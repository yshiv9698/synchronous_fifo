==> flow/design.v <==
module complex_module (
    input  clk,
    input  rst_n,
    input  [4:0] mode_sel,
    input  [7:0] opcode,
    output  [1:0] cfg_bits,
    input  [7:0]  data_in_a,
    input  [15:0] data_in_b,
    input  [31:0] data_in_c,
    input  [64:0] data_in_d,
    output [7:0]  result_a,
    output [18:0] result_b,
    output [31:0] status_word,
    output [63:0] combined_out
);
    logic [7:0]  alu_result;
    logic [15:0] sum_reg, diff_reg;
    logic [31:0] mult_reg;
    logic [63:0] conca_reg;
    logic [3:0]  mode_reg;
    logic [7:0]  counter;
    logic ready_flag, enable_op, valid_op;
    logic [1:0]  op_state;
    logic [15:0] internal_mem [0:15];
    logic [31:0] data_pipe [0:7];
    typedef enum logic [1:0] {
        IDLE  = 2'b00,
        LOAD  = 2'b01,
        EXEC  = 2'b10,
        DONE  = 2'b11
    } state_t;
    state_t current_state, next_state;
    always_ff @(posedge clk or negedge rst_n) begin
        if (!rst_n)
            current_state <= IDLE;
        else
            current_state <= next_state;
    end
    always_comb begin
        next_state = current_state;
        case (current_state)
            IDLE:  if (enable_op) next_state = LOAD;
            LOAD:  next_state = EXEC;
            EXEC:  next_state = DONE;
            DONE:  if (!enable_op) next_state = IDLE;
            default: next_state = IDLE;
        endcase
    end
    always_comb begin
        enable_op = (opcode != 8'h00);
        valid_op  = (mode_sel != 4'hF);
    end
    always_comb begin
        case (opcode)
            8'h01: alu_result = data_in_a + data_in_b[7:0];
            8'h02: alu_result = data_in_a - data_in_b[7:0];
            8'h03: alu_result = data_in_a ^ data_in_b[7:0];
            8'h04: alu_result = data_in_a & data_in_b[7:0];
            8'h05: alu_result = data_in_a | data_in_b[7:0];
            8'h06: alu_result = data_in_a << 1;
            8'h07: alu_result = data_in_a >> 1;
            default: alu_result = 8'hAA;
        endcase
    end
    always_ff @(posedge clk or negedge rst_n) begin
        if (!rst_n) begin
            counter   <= 0;
            sum_reg   <= 0;
            diff_reg  <= 0;
            mult_reg  <= 0;
            concat_reg <= 0;
            mode_reg  <= 0;
            ready_flag <= 0;
        end else begin
            counter <= counter + 1;
            sum_reg <= data_in_a + data_in_b[7:0];
            diff_reg <= data_in_b - data_in_a;
            mult_reg <= data_in_c * counter;
            concat_reg <= {data_in_d[31:0], data_in_c[31:0]};
            mode_reg <= mode_sel;
            ready_flag <= (current_state == DONE);
        end
    end
    always_ff @(posedge clk) begin
        if (!rst_n)
            for (int i = 0; i < 16; i++) internal_mem[i] <= 16'd0;
        else if (enable_op)
            internal_mem[counter[3:0]] <= data_in_b + counter;
    end
    always_ff @(posedge clk or negedge rst_n) begin
        if (!rst_n) begin
            for (int i = 0; i < 8; i++) data_pipe[i] <= 32'd0;
        end else begin
            data_pipe[0] <= data_in_c;
            for (int j = 1; j < 8; j++)
                data_pipe[j] <= data_pipe[j-1];
        end
    end
    assign result_a    = alu_result;
    assign result_b    = sum_reg + diff_reg;
    assign status_word = {mode_reg, ready_flag, 3'b000, opcode, counter};
    assign combined_out = concat_reg ^ {data_in_d[31:0], data_in_c[31:0]};
endmodule
Step by step through the tools: complex_module. What the tools print for complex_module, step after step. Line numbers count from 1 in the design file above. Library cell names are shortened. The mark n/a stands for no value.

Top module: complex_module. Clock: clk. Library: sky130hd. Library corner: tt_025C_1v80.

Word-level counts. Counts by Yosys on the flattened word-level netlist (proc, flatten, opt, wreduce). Print and check cells are left out.

Bits of input ports: 136. The entry for latch bits reads 0. The entry for output and inout port bits reads 125. Under memory cells stands 0. Memory bits (read-only): 0. The figure for register bits after elaboration is 41. For elaborated cells the number is 36. The entry for RAM bits reads 0. The entry for clocked read ports x word width reads 0.

Under shift operators stands 0. For divide/modulo/power cells the number is 0. The entry for order comparisons reads 0. Multipliers: 0. For bitwise gates (word level) the number is 4. Multiplexer cells: 4. Reductions and logical operators: 3. Under equality and inequality tests stands 12. The figure for add/sub/neg operators is 6.

Operator list (number): bitwise XOR 1 x 64 -> 64 bit (1); parallel mux 8 bit (select 7 bit) (1); == test 8 x 3 -> 1 bit (second input constant) (4); adder 9 x 16 -> 17 bit (1); subtractor 16 x 8 -> 16 bit (1); == test 8 x 2 -> 1 bit (second input constant) (2); adder 8 x 8 -> 9 bit (1); adder 8 x 1 -> 8 bit (second input constant) (1); == test 8 x 1 -> 1 bit (second input constant) (1); adder 8 bit (1); subtractor 8 bit (1); bitwise AND 8 bit (1); OR 8 bit (1); bitwise XOR 8 bit (1); nonzero test 8 bit (1); parallel mux 2 bit (select 4 bit) (1); == test 2 bit (second input constant) (2); != test 2 bit (second input constant) (2); 2-to-1 mux 2 bit (2); == test 2 x 1 -> 1 bit (second input constant) (1); logical NOT 2 bit (1); AND reduction 2 bit (1).

Longest topological paths. Depth = most cells in a row (Yosys ltp): at word level without a register or memory, in the mapped netlist without a sequential cell, where the memories' decode and read muxes count.

The figure for word-level depth is 3. The figure for ABC_AREA is 0. The entry for gate-level depth with buffers reads 12. The entry for mapped depth without buffers reads 11.

After synthesis. Source: synth_stat.txt of the flow (Yosys; design flattened, memories mapped). It holds for the ABC_AREA given above (unset counts as 0); a run with the other value may have another netlist.

Cells by type: dfrtp_1 (number 41, area in all 1.03E+03 sq um); buf_4 (number 87, area in all 653.126 sq um); ha_1 (number 42, area in all 525.504 sq um); xnor2_1 (number 22, area in all 192.685 sq um); xor2_1 (number 19, area in all 166.41 sq um); a21oi_1 (number 30, area in all 150.144 sq um); inv_1 (number 38, area in all 142.637 sq um); nor2_1 (number 37, area in all 138.883 sq um); o21ai_0 (number 22, area in all 110.106 sq um); nand2_1 (number 25, area in all 93.84 sq um); fa_1 (number 4, area in all 80.077 sq um); mux4_2 (number 3, area in all 67.565 sq um); nand3_1 (number 13, area in all 65.062 sq um); nor2b_1 (number 9, area in all 56.304 sq um); a21o_1 (number 6, area in all 45.043 sq um); buf_2 (number 9, area in all 45.043 sq um); nand2b_1 (number 7, area in all 43.792 sq um); nor4_1 (number 7, area in all 43.792 sq um).

Not listed: further types 39, cells in them 87.

Under sequential area stands 0.0010523 sq mm. For buffer cells the number is 101. Standard cells after synthesis: 508. For cell area after synthesis the number is 0.0043166 sq mm. Under flip-flops stands 42.

Worst setup path after synthesis. Path of least setup slack by OpenSTA after synthesis, without wires, with an ideal clock, recovery checks aside; 20% of the period is set as input and as output delay. Where synthesis merged equal registers, the netlist keeps one of their names.

Path type: input-to-output. From: in opcode[5]. To: out result_a[5]. Under launch time at the first pin stands 1.046 ns. The entry for setup slack reads 0.796 ns. Output delay: 1.046 ns. Arrival time: 3.388 ns. Under delay of the path stands 2.342 ns. The figure for buffers on the path is 1. For clock period the number is 5.23 ns. The entry for input delay reads 1.046 ns. Driving pins on the path: 12. Under required time stands 4.184 ns. The figure for synthesis period reached is 4.434 ns.

"delay of the path" is the arrival time less input delay plus setup time. A path that ends at an output port has no setup time. "driving pins on the path" counts driving pins, that of a launching flip-flop among them; a cell with two outputs on the path counts twice. "synthesis period reached" = period - worst setup slack (recovery checks aside). The figure is calculated, with input and output delays left at 20% of the set period. The rows between start and end are the longest chain of elaborated cells between them; the timing report does not say that the signal goes this way. Where chains are equally long, one stands for them. Each line given opens the expression or statement behind the cell; cells for indexed reads and writes are added by Yosys, which also makes memories of some case tables.

Cells stage by stage: nor2_1 > or4b_1 > buf_2 > nor2_1 > a21oi_1 > xnor2_1 > ha_1 > o21a_1 > o31a_1 > o21a_1 > or3_1 > a31o_2. Under length of the longest elaborated chain stands 2. For elaborated cells on any way between the ends the number is 8. The entry for source lines of those cells reads 1. Those cells by class: 7 x eq/ne; 1 x mux.

Ends and longest elaborated chain, post-synthesis: from (decl) (RTL line 5) `input  [7:0] opcode,`; == test 8 x 3 -> 1 bit (RTL line 54) `case (opcode)`; parallel mux 8 bit (select 7 bit) (RTL line 54); to (decl) (RTL line 11) `output [7:0]  result_a,`.

Path in the finished layout. From the final timing report of run A: the path of least setup slack in the routed layout; clock arrival at registers is part of the times.

Path type: input-to-output. From: in opcode[5]. To: out result_a[5]. Under required time stands 5.25 ns. Output delay: 1.31 ns. Arrival time: 4.68 ns. The entry for input delay reads 1.31 ns. Driving pins on the path: 13. The figure for buffers on the path is 2. For clock period the number is 6.56 ns. The entry for setup slack reads 0.57 ns. Under launch time at the first pin stands 1.31 ns.

The rows between start and end are the longest chain of elaborated cells between them; the timing report does not say that the signal goes this way. Where chains are equally long, one stands for them.

Cells stage by stage: clkdlybuf4s50_1 > nor2_1 > or4b_1 > nor2_1 > a21oi_1 > xnor2_1 > ha_1 > o21a_1 > o31a_1 > o21a_1 > or3_1 > a31o_2 > clkdlybuf4s50_1. Under length of the longest elaborated chain stands 2. For elaborated cells on any way between the ends the number is 8. The entry for source lines of those cells reads 1. Those cells by class: 7 x eq/ne; 1 x mux.

Ends and longest elaborated chain, post-layout: from (decl) (RTL line 5) `input  [7:0] opcode,`; == test 8 x 3 -> 1 bit (RTL line 54) `case (opcode)`; parallel mux 8 bit (select 7 bit) (RTL line 54); to (decl) (RTL line 11) `output [7:0]  result_a,`.

# Flow runs of complex_module

Measured results for complex_module: 2 stored runs of the Yosys and OpenROAD flow on sky130hd. The settings differ; the order carries no meaning. The constraints put input and output delay at 20% of the set period each and load the outputs with 0.01 pF. "achieved period" means the clock period less the worst setup slack. The figure is calculated, with input and output delays left at 20% of the set period. "power": no workload was simulated; the value follows from the tool's default switching activity.

Run A has these settings: period_ns 6.56; CORE_UTILIZATION 15; SETUP_SLACK_MARGIN -0.03; PLACE_DENSITY_LB_ADDON 0.02; CORE_ASPECT_RATIO 0.62; CELL_PAD_IN_SITES_DETAIL_PLACEMENT 0; CAP_MARGIN 20; CORE_MARGIN 2; SLEW_MARGIN 20. The measured cell area after synthesis is 0.0043166 sq mm. The area inside the die boundary stands at 0.0301895 sq mm. The area of the standard cells in the finished layout is 0.0051925 sq mm. The lowest setup slack reads 0.571 ns. The power is 1.120 mW. The achieved period is 5.989 ns.

Run B has these settings: period_ns 7.98; CORE_UTILIZATION 71; PLACE_DENSITY 0.47; CORE_MARGIN 3; ABC_AREA 1; GPL_TIMING_DRIVEN 1; SLEW_MARGIN 15; MIN_ROUTING_LAYER met2; MAX_ROUTING_LAYER met5; CAP_MARGIN 20. The measured cell area after synthesis is 0.0047158 sq mm. The area inside the die boundary stands at 0.0076562 sq mm. The area of the standard cells in the finished layout is 0.0051174 sq mm. The lowest setup slack reads 1.679 ns. The power is 0.8281 mW. The achieved period is 6.301 ns.
